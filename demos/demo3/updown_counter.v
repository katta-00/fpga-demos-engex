==> flow/design.v <==
module updown_counter (
    input  wire        CLOCK_50,   
    input  wire [2:0]  SW,         
    output reg  [17:0] LEDR        
);
    reg  [25:0] div_cnt = 26'd0;
    wire [25:0] limit   = SW[2] ? 26'd5_000_000 : 26'd25_000_000;  
    wire        tick    = (div_cnt == limit);
    always @(posedge CLOCK_50) begin
        if (tick) begin
            div_cnt <= 26'd0;
        end else begin
            div_cnt <= div_cnt + 1'b1;
        end
    end
    wire run    = SW[0];
    wire dir_up = SW[1];
    always @(posedge CLOCK_50) begin
        if (run && tick) begin
            if (dir_up)
                LEDR <= LEDR + 18'd1;
            else
                LEDR <= LEDR - 18'd1;
        end
    end
endmodule
* From RTL to reports: updown_counter *
What the tools print for updown_counter, step after step.
Lines are those of the file above, counted from 1.
Library cell names are shortened.
A cell with -- has no value.

design
  top module = updown_counter
  clock input = CLOCK_50
  standard-cell library = sky130hd
  library corner = tt_025C_1v80

* After elaboration *
Source: Yosys, flattened and elaborated, memories not mapped. Widths are those after wreduce; folded enables and synchronous resets count as part of the registers. Registers that Yosys merges into a memory's read port (data or address) are not register bits. Print and check cells do not count. Equal cells are merged and count once.

storage and ports
  elaborated cells = 9
  output and inout port bits = 18
  bits in registers = 44

operators by class
  multiplexer cells = 2
  equal/unequal tests = 1
  add/sub/neg operators = 3
  reductions and logical operators = 1

operators by type and width
  kind                                                                   count
  26-bit by 1-bit adder with 26-bit output (second input constant)       1
  26-bit by 25-bit == test with 1-bit output                             1
  25-bit 2-to-1 mux                                                      1
  18-bit by 1-bit adder with 18-bit output (second input constant)       1
  18-bit by 1-bit subtractor with 18-bit output (second input constant)  1
  18-bit 2-to-1 mux                                                      1
  1-bit logical AND                                                      1

* Logic depth *
Yosys ltp: most cells in a row. Word level: on the elaborated netlist, between registers, memories and ports. Mapped: between sequential cells and ports; inverters and the memories' decode and read muxes count.

depth
  depth in word-level cells = 3
  ABC_AREA = 0
  depth in mapped cells = 9
  gate-level depth less buffers = 8

* Netlist *
The flow's flattened synthesis, as Yosys stat reports it; memories are mapped. The netlist is that of the ABC_AREA named above (0 if unset); the other value can give another one.
Totals and module areas in this step are rounded.

cells by type
  cell type  count
  edfxtp_1   18
  dfxtp_1    26
  ha_1       18
  xor2_1     23
  xnor2_1    16
  nor2_1     29
  nand2_1    25
  a21oi_1    17
  nand3_1    14
  nand4_1    11
  o21ai_0    8
  nor2b_1    5
  inv_1      8
  nand4b_1   3
  nor4_1     4
  a21o_1     3
  o21a_1     3
  nor4_4     1

Not listed: further types 22, cells in them 36.

mapped netlist
  mapped area = 0.002535 mm²
  cells in the netlist = 268
  area of sequential cells = 0.001061 mm²
  flip-flops = 44

* Timing after synthesis *
Path of least setup slack by OpenSTA after synthesis, without wires, with an ideal clock, recovery checks aside; 20% of the period is set as input and as output delay. Where synthesis merged equal registers, the netlist keeps one of their names.

timing after synthesis
  path kind = input to register
  from = in SW[1]
  to = reg LEDR[11]
  path slack = 0.233 ns
  data required time = 2.500 ns
  delay of the path = 1.975 ns
  arrival = 2.267 ns
  clock period = 2.76 ns
  stages = 8
  external input delay = 0.552 ns
  synthesis period reached = 2.527 ns

"delay of the path" = arrival - input delay + setup time.
"stages" counts driving pins, that of a launching flip-flop among them; a cell with two outputs on the path counts twice.
"synthesis period reached" is the clock period less the worst setup slack; recovery checks do not enter. This is arithmetic on one report: input and output delays are still those of the set period (20% each).
The rows between start and end are the longest chain of elaborated cells between them; the timing report does not say that the signal goes this way. Where chains are equally long, one stands for them.
Each line given opens the expression or statement behind the cell; cells for indexed reads and writes are added by Yosys, which also makes memories of some case tables.

on the way, after synthesis
  cells stage by stage = inv_1 -> ha_1 -> a21o_1 -> a21oi_1 -> a31oi_1 -> or3_1 -> a21oi_1 -> xnor2_1
  cells in the longest elaborated chain = 1

RTL lines, path after synthesis
  item               line  RTL
  start, declared    3     input  wire [2:0]  SW,
  18-bit 2-to-1 mux  20    if (dir_up)
  end, assigned      21    LEDR <= LEDR + 18'd1;
  end, assigned      23    LEDR <= LEDR - 18'd1;
  end, declared      4     output reg  [17:0] LEDR

* Timing after layout *
From the final timing report of record 1: the path of least setup slack in the routed layout; clock arrival at registers is part of the times.

timing after layout
  path kind = input to register
  from = in SW[1]
  to = reg LEDR[11]
  stages = 10
  external input delay = 0.49 ns
  arrival = 2.22 ns
  clock period = 2.47 ns
  data required time = 2.53 ns
  path slack = 0.31 ns

The rows between start and end are the longest chain of elaborated cells between them; the timing report does not say that the signal goes this way. Where chains are equally long, one stands for them.

on the way, after layout
  cells stage by stage = buf_8 -> clkinvlp_4 -> buf_12 -> ha_4 -> o21a_1 -> o2111ai_2 -> a31oi_2 -> or3_1 -> a21oi_2 -> xnor2_1
  cells in the longest elaborated chain = 1

RTL lines, path after layout
  item               line  RTL
  start, declared    3     input  wire [2:0]  SW,
  18-bit 2-to-1 mux  20    if (dir_up)
  end, assigned      21    LEDR <= LEDR + 18'd1;
  end, assigned      23    LEDR <= LEDR - 18'd1;
  end, declared      4     output reg  [17:0] LEDR

--- measured runs ---
Settings and measured results of 2 stored flow runs for module updown_counter (sky130hd), not sorted in any way. The constraints put input and output delay at 20% of the set period each and load the outputs with 0.01 pF.
By "achieved clock period" is meant the clock period of the run minus its worst setup slack. This is arithmetic on one report: input and output delays are still those of the set period (20% each).
"allowed time less slack (worst setup path)" = time allowed to the worst setup path (clock period - input delay - output delay, where it has them) - its slack; a late launch clock adds to it, a late capture clock takes from it.
"total power of the final layout": no workload was simulated; the value follows from the tool's default switching activity.
Values from the reports are rounded here.
Among the settings, -- means not set for that run.
A result given as -- is not shown for that run.

name                                             record 1           record 2
period_ns                                        2.47               1.44
SETUP_SLACK_MARGIN                               0.53               0.27
CAP_MARGIN                                       20                 10
CORE_MARGIN                                      2                  2
CORE_UTILIZATION                                 40                 66
SLEW_MARGIN                                      20                 35
PLACE_DENSITY                                    --                 0.51
CORE_ASPECT_RATIO                                --                 1.8
CELL_PAD_IN_SITES_DETAIL_PLACEMENT               --                 2
GPL_ROUTABILITY_DRIVEN                           --                 1
CTS_CLUSTER_SIZE                                 --                 49
MAX_ROUTING_LAYER                                --                 met4
netlist area reported by Yosys (mm²)             0.002535           --
die outline area (mm²)                           0.00699            --
standard-cell area after layout (mm²)            0.00366            --
utilization after routing (%)                    58.6               --
worst setup slack after layout (ns)              0.309              --
summed negative setup slack (ns)                 0.000              --
lowest hold slack (ns)                           0.475              --
total power of the final layout (uW)             1829               --
achieved clock period (ns)                       2.161              --
allowed time less slack (worst setup path) (ns)  1.67               --
worst setup path kind                            input to register  --

Record 2: incomplete, placement halted on DPL-0033
--- end ---
