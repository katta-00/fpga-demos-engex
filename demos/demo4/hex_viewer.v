==> flow/design.v <==
module hex_viewer (
    input  wire        CLOCK_50,   
    input  wire [17:0] SW,         
    input  wire [3:0]  KEY,        
    output reg  [6:0]  HEX0        
);
    wire [3:0] nibble = SW[3:0];
    reg [3:0] prev_sw = 4'd0;
    reg [3:0] anim_count = 4'd0;
    reg       anim_active = 1'b0;
    reg  [25:0] div_cnt = 26'd0;
    wire [25:0] limit   = SW[4] ? 26'd5_000_000 : 26'd25_000_000;  
    wire        tick    = (div_cnt >= limit);
    always @(posedge CLOCK_50) begin
        if (!KEY[0]) begin
            div_cnt <= 26'd0;
        end else if (tick) begin
            div_cnt <= 26'd0;
        end else begin
            div_cnt <= div_cnt + 1'b1;
        end
    end
    always @(posedge CLOCK_50) begin
        if (!KEY[0]) begin
            prev_sw     <= 4'd0;
            anim_count  <= 4'd0;
            anim_active <= 1'b0;
        end else begin
            if (nibble != prev_sw) begin
                prev_sw     <= nibble;    
                anim_count  <= 4'd0;
                anim_active <= 1'b1;      
            end else if (anim_active && tick) begin
                if (anim_count < 4'd6)
                    anim_count <= anim_count + 1'b1;
                else
                    anim_active <= 1'b0;  
            end
        end
    end
    function [6:0] hex_to_7seg;
        input [3:0] val;
        case (val)
            4'h0: hex_to_7seg = 7'b100_0000;
            4'h1: hex_to_7seg = 7'b111_1001;
            4'h2: hex_to_7seg = 7'b010_0100;
            4'h3: hex_to_7seg = 7'b011_0000;
            4'h4: hex_to_7seg = 7'b001_1001;
            4'h5: hex_to_7seg = 7'b001_0010;
            4'h6: hex_to_7seg = 7'b000_0010;
            4'h7: hex_to_7seg = 7'b111_1000;
            4'h8: hex_to_7seg = 7'b000_0000;
            4'h9: hex_to_7seg = 7'b001_0000;
            4'hA: hex_to_7seg = 7'b000_1000;
            4'hB: hex_to_7seg = 7'b000_0011;
            4'hC: hex_to_7seg = 7'b100_0110;
            4'hD: hex_to_7seg = 7'b010_0001;
            4'hE: hex_to_7seg = 7'b000_0110;
            4'hF: hex_to_7seg = 7'b000_1110;
            default: hex_to_7seg = 7'b111_1111;  
        endcase
    endfunction
    always @(*) begin
        if (anim_active) begin
            case (anim_count)
                4'd0: HEX0 = 7'b111_1111;  
                4'd1: HEX0 = 7'b111_1110;  
                4'd2: HEX0 = 7'b111_1100;  
                4'd3: HEX0 = 7'b111_1000;  
                4'd4: HEX0 = 7'b111_0000;  
                4'd5: HEX0 = 7'b110_0000;  
                default: HEX0 = hex_to_7seg(prev_sw);
            endcase
        end else begin
            HEX0 = hex_to_7seg(prev_sw);
        end
    end
endmodule
* Tool chain data of hex_viewer
What the tools print for hex_viewer, step after step. Lines are those of the file above, counted from 1. Operators: Yosys type, input widths -> output width; for muxes data width and select width s. Cell names lack the library's common part. A cell with - has no value.
Set-up: top module hex_viewer, clock input CLOCK_50, library sky130hd, library corner tt_025C_1v80

* After elaboration
Counts by Yosys on the flattened word-level netlist (proc, flatten, opt, wreduce; memories kept). Register bits leave out memories and registers merged into their read ports (data or address). Print and check cells are left out. Yosys's memory passes give these memory sizes; they may raise the number of words (mostly to a power of two), join words into wider ones and drop unused or constant bits.
Word-level totals: flip-flop bits (word level) 35, memory bits (read-only) 224, memories 2, bits of input ports 23, output and inout bits 7
Operators by class: $add $sub $neg 2, $lt $le $gt $ge 2, eq/ne operators 7, mux-type cells 6, bitwise operators 1, reduce/logical cells 7
Memory list:
- (name not given) | words 16, bits a word 7, rd ports 1, write ports 0, line 43 | case (val)
- (name not given) | words 16, bits a word 7, rd ports 1, write ports 0, line 43
Operator list (count):
- $pmux 7 s6 | 1
- $add 26x1->26 const B | 1
- $ge 26x25->1 | 1
- $mux 25 | 1
- $eq 4x2->1 const B | 2
- $eq 4x3->1 const B | 2
- $mux 7 | 1
- $reduce_and 2->1 | 2
- $reduce_or 2->1 | 2
- $add 4x1->4 const B | 1
- $eq 4x1->1 const B | 1
- $lt 4x3->1 const B | 1
- $ne 4x4->1 | 1
- $logic_not 4->1 | 1
- $mux 1 | 3
- $ne 2x2->1 const B | 1
- $reduce_bool 2->1 | 1
- $logic_and 1x1->1 | 1
- $not 1->1 | 1

* Depth
Longest topological path by Yosys (ltp), each cell counted once; first at word level (registers and memories cut), then after technology mapping (sequential cells cut; the memories' decode and read muxes count).
Logic depth: depth in word-level cells 5, ABC_AREA 1, depth in mapped cells 12, gate-level depth less buffers 12

* After synthesis
The flow's flattened synthesis, as Yosys stat reports it; memories are mapped. The netlist is that of the ABC_AREA named above (0 if unset); the other value can give another one.
Synthesis totals: standard cells after synthesis 340, synthesis area 2391.0 um2, sequential part of the area 700.7 um2, flip-flops 35
Cells by type:
- dfxtp_1 | count 35, total area 700.672 um2
- nand2_1 | count 68, total area 255.245 um2
- ha_1 | count 20, total area 250.24 um2
- nor2_1 | count 50, total area 187.68 um2
- inv_1 | count 45, total area 168.912 um2
- nand3_1 | count 16, total area 80.077 um2
- xnor2_1 | count 9, total area 78.826 um2
- a21oi_1 | count 15, total area 75.072 um2
- xor2_1 | count 8, total area 70.067 um2
- o21ai_0 | count 10, total area 50.048 um2
- nor3_1 | count 9, total area 45.043 um2
- nand4_1 | count 7, total area 43.792 um2
- nand2_2 | count 6, total area 37.536 um2
- nor3_4 | count 2, total area 32.531 um2
- nor2_2 | count 5, total area 31.28 um2
- nor2_4 | count 2, total area 22.522 um2
- nand4_4 | count 1, total area 21.27 um2
- nand3_2 | count 2, total area 20.019 um2
Not listed: further types 20, cells in them 30.

* Timing after synthesis
OpenSTA on the mapped netlist: ideal clock, no wires. The path of least setup slack (recovery checks aside). Input and output delay are each 20% of the period. Register names are those of the netlist, which keeps one name where synthesis merged equal registers.
Path post-synthesis: path kind register -> output, start register anim_count[0], end output HEX0[5], period 2.11 ns, external output delay 0.422 ns, data arrival time 1.548 ns, required time 1.688 ns, slack 0.140 ns, path delay 1.548 ns, stages 11, buffers on the path 0, period reached after synthesis 1.97 ns
"path delay" = arrival - input delay + setup time. At an output port there is no setup time. "stages" counts driving pins, that of a launching flip-flop among them; a cell with two outputs on the path counts twice. "period reached after synthesis" is the clock period less the worst setup slack; recovery checks do not enter. This is arithmetic on one report: input and output delays are still those of the set period (20% each). The rows between start and end are the longest chain of elaborated cells between them; the timing report does not say that the signal goes this way. Where chains are equally long, one stands for them. Each line given opens the expression or statement behind the cell; cells for indexed reads and writes are added by Yosys, which also makes memories of some case tables. A register here has more assigning lines than the two given.
Between the ends, post-synthesis: cell sequence dfxtp_1 inv_1 ha_1 nor2_1 inv_1 nor3_1 nor2_1 nor2_1 nor2_2 inv_1 o311ai_0, length of the longest elaborated chain 3, elaborated cells on any way between the ends 8, source lines of those cells 2, those cells by class eq/ne: 5; mux: 2; reduce/logical: 1
Ends and longest elaborated chain, post-synthesis:
- start, declared | line 9 | reg [3:0] anim_count = 4'd0;
- start, assigned | line 26 | anim_count  <= 4'd0;
- start, assigned | line 35 | anim_count <= anim_count + 1'b1;
- $eq 4x3->1 | line 65 | case (anim_count)
- $pmux 7 s6 | line 65
- $mux 7 | line 64 | if (anim_active) begin
- end, declared | line 5 | output reg  [6:0]  HEX0

* Worst path after layout
From the final timing report of run A: the path of least setup slack in the routed layout; clock arrival at registers is part of the times.
Path post-layout: path kind register -> output, start register anim_count[0], end output HEX0[5], period 3.35 ns, external output delay 0.67 ns, data arrival time 2.40 ns, required time 2.68 ns, slack 0.28 ns, stages 12, buffers on the path 1
The rows between start and end are the longest chain of elaborated cells between them; the timing report does not say that the signal goes this way. Where chains are equally long, one stands for them. A register here has more assigning lines than the two given.
Between the ends, post-layout: cell sequence dfxtp_2 inv_1 ha_1 nor2_2 inv_1 nor3_2 nor2_1 nor2_1 nor2_2 inv_1 o311ai_0 clkdlybuf4s50_1, length of the longest elaborated chain 3, elaborated cells on any way between the ends 8, source lines of those cells 2, those cells by class eq/ne: 5; mux: 2; reduce/logical: 1
Ends and longest elaborated chain, post-layout:
- start, declared | line 9 | reg [3:0] anim_count = 4'd0;
- start, assigned | line 26 | anim_count  <= 4'd0;
- start, assigned | line 35 | anim_count <= anim_count + 1'b1;
- $eq 4x3->1 | line 65 | case (anim_count)
- $pmux 7 s6 | line 65
- $mux 7 | line 64 | if (anim_active) begin
- end, declared | line 5 | output reg  [6:0]  HEX0

FLOW RESULTS
============

2 stored runs of hex_viewer in the flow (synthesis by Yosys, layout by OpenROAD, sky130hd cells), in arbitrary order. Constraints: input delay and output delay 20% of the set period each, output load 0.01 pF.
"period reached" is the run's clock period less its worst setup slack. It is reckoned from that one timing run; input and output delays stay at 20% of the period that was set.
"time of the worst setup path" means the part of the period allowed to the worst setup path (the constraints hold back 20% at inputs and 20% at outputs) less its slack; where the path has registers, the arrival times of their clocks count too.
"overall power" rests on the timing tool's default activity at the inputs, not on a simulated workload.

[run A] flow files
==> flow/run.sh <==
#!/bin/bash
# the make line also repeats the synthesis and layout settings of config.mk as NAME=value (left out here)
make -C /OpenROAD-flow-scripts/flow DESIGN_CONFIG=/design/flow/config.mk WORK_HOME=/design/flow/orfs CLKGATE_MAP_FILE= finish
==> flow/config.mk <==
export PLATFORM = sky130hd
export DESIGN_NAME = hex_viewer
export DESIGN_NICKNAME = hex_viewer
export VERILOG_FILES = /design/flow/design.v
export SDC_FILE = /design/flow/constraint.sdc
export NUM_CORES = 4
export LEC_CHECK = 0
export ABC_AREA = 1
export CAP_MARGIN = 20
export CORE_MARGIN = 10
export CORE_UTILIZATION = 51
export CTS_CLUSTER_SIZE = 68
export GPL_TIMING_DRIVEN = 1
export MAX_ROUTING_LAYER = met5
export PLACE_DENSITY_LB_ADDON = 0.19
export SLEW_MARGIN = 35
==> flow/constraint.sdc <==
create_clock -name core_clock -period 3.35 [get_ports {CLOCK_50}]
set_input_delay 0.6700 -clock core_clock [delete_from_list [all_inputs] [get_ports {CLOCK_50}]]
set_output_delay 0.6700 -clock core_clock [all_outputs]
set_load 0.01 [all_outputs]

[run A] result: synthesis area 2391.0 um2; worst hold slack in the final report 0.472 ns; area of the die 7826.9 um2; utilization after layout 60.6%; overall power 913 µW; worst slack on setup checks 0.281 ns; time of the worst setup path 2.40 ns; worst setup path type register -> output; period reached 3.069 ns; standard-cell area after routing 2692.6 um2; sum of negative setup slack 0.000 ns

[run B] flow files
==> flow/run.sh <==
#!/bin/bash
# the make line also repeats the synthesis and layout settings of config.mk as NAME=value (left out here)
make -C /OpenROAD-flow-scripts/flow DESIGN_CONFIG=/design/flow/config.mk WORK_HOME=/design/flow/orfs CLKGATE_MAP_FILE= finish
==> flow/config.mk <==
export PLATFORM = sky130hd
export DESIGN_NAME = hex_viewer
export DESIGN_NICKNAME = hex_viewer
export VERILOG_FILES = /design/flow/design.v
export SDC_FILE = /design/flow/constraint.sdc
export NUM_CORES = 4
export LEC_CHECK = 0
export ABC_AREA = 1
export CAP_MARGIN = 20
export CORE_ASPECT_RATIO = 0.54
export CORE_MARGIN = 2
export CORE_UTILIZATION = 68
export CTS_CLUSTER_SIZE = 26
export GPL_ROUTABILITY_DRIVEN = 1
export MAX_ROUTING_LAYER = met4
export MIN_ROUTING_LAYER = met2
export PLACE_DENSITY = 0.64
export SETUP_SLACK_MARGIN = 0.23
export SLEW_MARGIN = 20
==> flow/constraint.sdc <==
create_clock -name core_clock -period 3.08 [get_ports {CLOCK_50}]
set_input_delay 0.6160 -clock core_clock [delete_from_list [all_inputs] [get_ports {CLOCK_50}]]
set_output_delay 0.6160 -clock core_clock [all_outputs]
set_load 0.01 [all_outputs]

[run B] result: no results, routing failed with GRT-0116
