==> flow/design.v <==
module knight_rider (
    input  wire CLOCK_50,      
    input  wire SW0,           
    output reg  [17:0] LEDR    
);
    reg [25:0] counter;        
    reg        direction;      
    reg [17:0] pattern;
    wire [25:0] limit = SW0 ? 26'd5_000_000 : 26'd25_000_000;  
    always @(posedge CLOCK_50) begin
        if (counter >= limit) begin
            counter <= 0;
            if (direction == 0) begin
                pattern <= pattern << 1;
                if (pattern[17]) direction <= 1;  
            end else begin
                pattern <= pattern >> 1;
                if (pattern[0]) direction <= 0;  
            end
        end else begin
            counter <= counter + 1;
        end
    end
    initial begin
        pattern   = 18'b000000000000000001;  
        direction = 0;
        counter   = 0;
    end
    always @(*) begin
        LEDR = pattern;
    end
endmodule
# From RTL to reports: knight_rider
# The steps from the RTL of knight_rider to its reports follow in flow order.
# Lines are those of the file above, counted from 1.
# Operators carry their Yosys type and port widths (W data, S select, Z words).
# Cell names lack the library's common part.
# A cell with n/a has no value.
[setup]
top_module = "knight_rider"
clock = "CLOCK_50"
lib = "sky130hd"
lib_corner = "tt_025C_1v80"

# Word level
# Counts by Yosys on the flattened word-level netlist (proc, flatten, opt, wreduce; memories kept). Register bits leave out memories and registers merged into their read ports (data or address). Print and check cells are left out. Cells with the same type and inputs are merged into one.
[classes]
n_addsub = 1
multipliers = 0
n_div = 0
n_cmp = 1
equal = 0
n_shift = 0
muxes = 5
n_logic = 0
reduce_and_logical = 0
[op_table]
columns = ["operator", "n"]
rows = [
  ["$add A26 B1 Y26 const B", 1],
  ["$ge A26 B25 Y1", 1],
  ["$mux W25", 1],
  ["$mux W17", 1],
  ["$mux W1", 3],
]
[word_totals]
reg_bits = 45
latchBits = 0
mem_bits_rw = 0
mem_bits_ro = 0
clocked_rd_ports_x_width = 0
memories = 0
in_bits = 2
word_cells = 12

# Depth
# Depth = most cells in a row (Yosys ltp): at word level without a register or memory, in the mapped netlist without a sequential cell, where the memories' decode and read muxes count.
[depth]
depth_word = 2
abc_area = 0
ltp_mapped = 7
ltp_nobuf = 6

# Synthesis result
# Yosys stat after the flow's synthesis: flattened, memories mapped to cells. It holds for the ABC_AREA given above (unset counts as 0); a run with the other value may have another netlist.
# Totals and module areas in this step are rounded.
[types]
columns = ["cell", "n", "area_total_um2"]
rows = [
  ["edfxtp_1", 19, 570.547],
  ["dfxtp_1", 26, 520.499],
  ["mux2_2", 16, 180.173],
  ["ha_1", 10, 125.12],
  ["xnor2_1", 11, 96.342],
  ["nor3_1", 17, 85.082],
  ["a211oi_1", 10, 75.072],
  ["or3_1", 10, 62.56],
  ["a211oi_2", 4, 50.048],
  ["o21ai_1", 10, 50.048],
  ["inv_1", 10, 37.536],
  ["nand4_1", 6, 37.536],
  ["nand3_1", 6, 30.029],
  ["and4_1", 3, 26.275],
  ["buf_6", 2, 22.522],
  ["nand2_1", 6, 22.522],
  ["o31ai_1", 3, 22.522],
  ["or4_1", 3, 22.522],
]
# Not listed: further types 19, cells in them 32.
[mapped]
stdcells = 204
mapped_area_mm2 = 0.00228
ff_cells = 45
buffers = 8

# Worst setup path after synthesis
# OpenSTA on the mapped netlist: ideal clock, no wires. The path of least setup slack (recovery checks aside). Input and output delay are each 20% of the period. Register names are those of the netlist, which keeps one name where synthesis merged equal registers.
[synth_timing]
path_type = "input port to flip-flop"
from = "in SW0"
to = "reg direction"
period_ns = 4.48
t_arrival_ns = 2.567
required_time_ns = 4.104
slack_ns = 1.537
delay_ns = 2.047
path_stages = 5
n_path_buf = 0
period_less_setup_slack_ns = 2.943
# "delay_ns" = arrival - input delay + setup time.
# "path_stages" counts driving pins, that of a launching flip-flop among them; a cell with two outputs on the path counts twice.
# "period_less_setup_slack_ns" is the clock period less the worst setup slack; recovery checks do not enter. This is arithmetic on one report: input and output delays are still those of the set period (20% each).
# The rows between start and end are the longest chain of elaborated cells between them; the timing report does not say that the signal goes this way. Where chains are equally long, one stands for them.
# A line is the first line of the expression or statement that the cell stems from. Yosys adds cells for indexed reads and writes and turns some case tables into memories.
[synth_via]
cell_sequence = "ha_1 > and4bb_1 > o21ai_1 > a211oi_1 > or2_1"
elab_chain_len = 2
cone_cells = 2
cone_lines = 2
classes_between = "compare (1); mux (1)"
[synth_rtl]
columns = ["element", "line", "source"]
rows = [
  ["start, declared", 3, "input  wire SW0,"],
  ["$mux W25", 9, "wire [25:0] limit = SW0 ? 26'd5_000_000 : 26'd25_000_000;"],
  ["$ge A26 B25 Y1", 11, "if (counter >= limit) begin"],
  ["end, assigned", 15, "if (pattern[17]) direction <= 1;"],
  ["end, assigned", 18, "if (pattern[0]) direction <= 0;"],
  ["end, declared", 7, "reg        direction;"],
]

# Worst path after layout
# Path of least setup slack in the final report of flow run 1 (OpenROAD, finished layout, wires in). Where an end is a register, its clock arrival counts in the times.
[layout_timing]
path_type = "input port to flip-flop"
from = "in SW0"
to = "reg pattern[14]"
period_ns = 2.94
t_arrival_ns = 2.50
required_time_ns = 3.01
slack_ns = 0.51
path_stages = 8
n_path_buf = 2
# The rows between start and end are the longest chain of elaborated cells between them; the timing report does not say that the signal goes this way. Where chains are equally long, one stands for them.
[layout_via]
cell_sequence = "dlygate4sd2_1 > inv_1 > ha_1 > or3_1 > a21oi_1 > o41ai_4 > or2_1 > buf_12"
elab_chain_len = 2
cone_cells = 2
cone_lines = 2
classes_between = "compare (1); mux (1)"
[layout_rtl]
columns = ["element", "line", "source"]
rows = [
  ["start, declared", 3, "input  wire SW0,"],
  ["$mux W25", 9, "wire [25:0] limit = SW0 ? 26'd5_000_000 : 26'd25_000_000;"],
  ["$ge A26 B25 Y1", 11, "if (counter >= limit) begin"],
  ["end, assigned", 14, "pattern <= pattern << 1;"],
  ["end, assigned", 17, "pattern <= pattern >> 1;"],
  ["end, declared", 8, "reg [17:0] pattern;"],
]

# Settings and measured results of 2 stored flow runs for module knight_rider (sky130hd), not sorted in any way. The constraints put input and output delay at 20% of the set period each and load the outputs with 0.01 pF.
# "achieved_period_ns": clock period set for the run, less the worst setup slack. It is reckoned from that one timing run; input and output delays stay at 20% of the period that was set.
# By "worst_setup_path_time_ns" is meant the share of the clock period that the worst setup path is allowed (20% is reserved at inputs, 20% at outputs), minus its slack. Clock arrival times at its registers enter into it.
# "power_total_w" is the tool's figure for a default switching activity; nothing was simulated.
# Results are given in rounded form.

[[run]]
name = "flow run 1"
[run.settings]
period_ns = 2.94
CORE_UTILIZATION = 53
SETUP_SLACK_MARGIN = 0.28
PLACE_DENSITY_LB_ADDON = 0.05
CORE_MARGIN = 2
CELL_PAD_IN_SITES_DETAIL_PLACEMENT = 1
GPL_TIMING_DRIVEN = 1
GPL_ROUTABILITY_DRIVEN = 1
CTS_CLUSTER_SIZE = 55
MAX_ROUTING_LAYER = "met5"
CAP_MARGIN = 20
SLEW_MARGIN = 20
[run.results]
synth_area_mm2 = 0.00228
design_die_area_mm2 = 0.00484
layout_stdcell_area_mm2 = 0.00264
fin_util_pct = 65.0
final_setup_ws_ns = 0.513
tns_setup_ns = 0.000
final_hold_ws_ns = 0.548
power_total_w = 0.00111
achieved_period_ns = 2.427
worst_setup_path_time_ns = 1.84
critical_path_kind = "input port to flip-flop"

[[run]]
name = "flow run 2"
[run.settings]
period_ns = 1.85
CORE_UTILIZATION = 31
SETUP_SLACK_MARGIN = 0.4
PLACE_DENSITY_LB_ADDON = 0.09
CELL_PAD_IN_SITES_GLOBAL_PLACEMENT = 0
CAP_MARGIN = 25
SLEW_MARGIN = 30
MIN_ROUTING_LAYER = "met2"
CORE_MARGIN = 2
[run.results]
synth_area_mm2 = 0.00228
design_die_area_mm2 = 0.00805
layout_stdcell_area_mm2 = 0.00342
fin_util_pct = 47.7
final_setup_ws_ns = -0.042
tns_setup_ns = -0.450
final_hold_ws_ns = 0.559
power_total_w = 0.00171
achieved_period_ns = 1.892
worst_setup_path_time_ns = 1.89
critical_path_kind = "flip-flop to flip-flop"
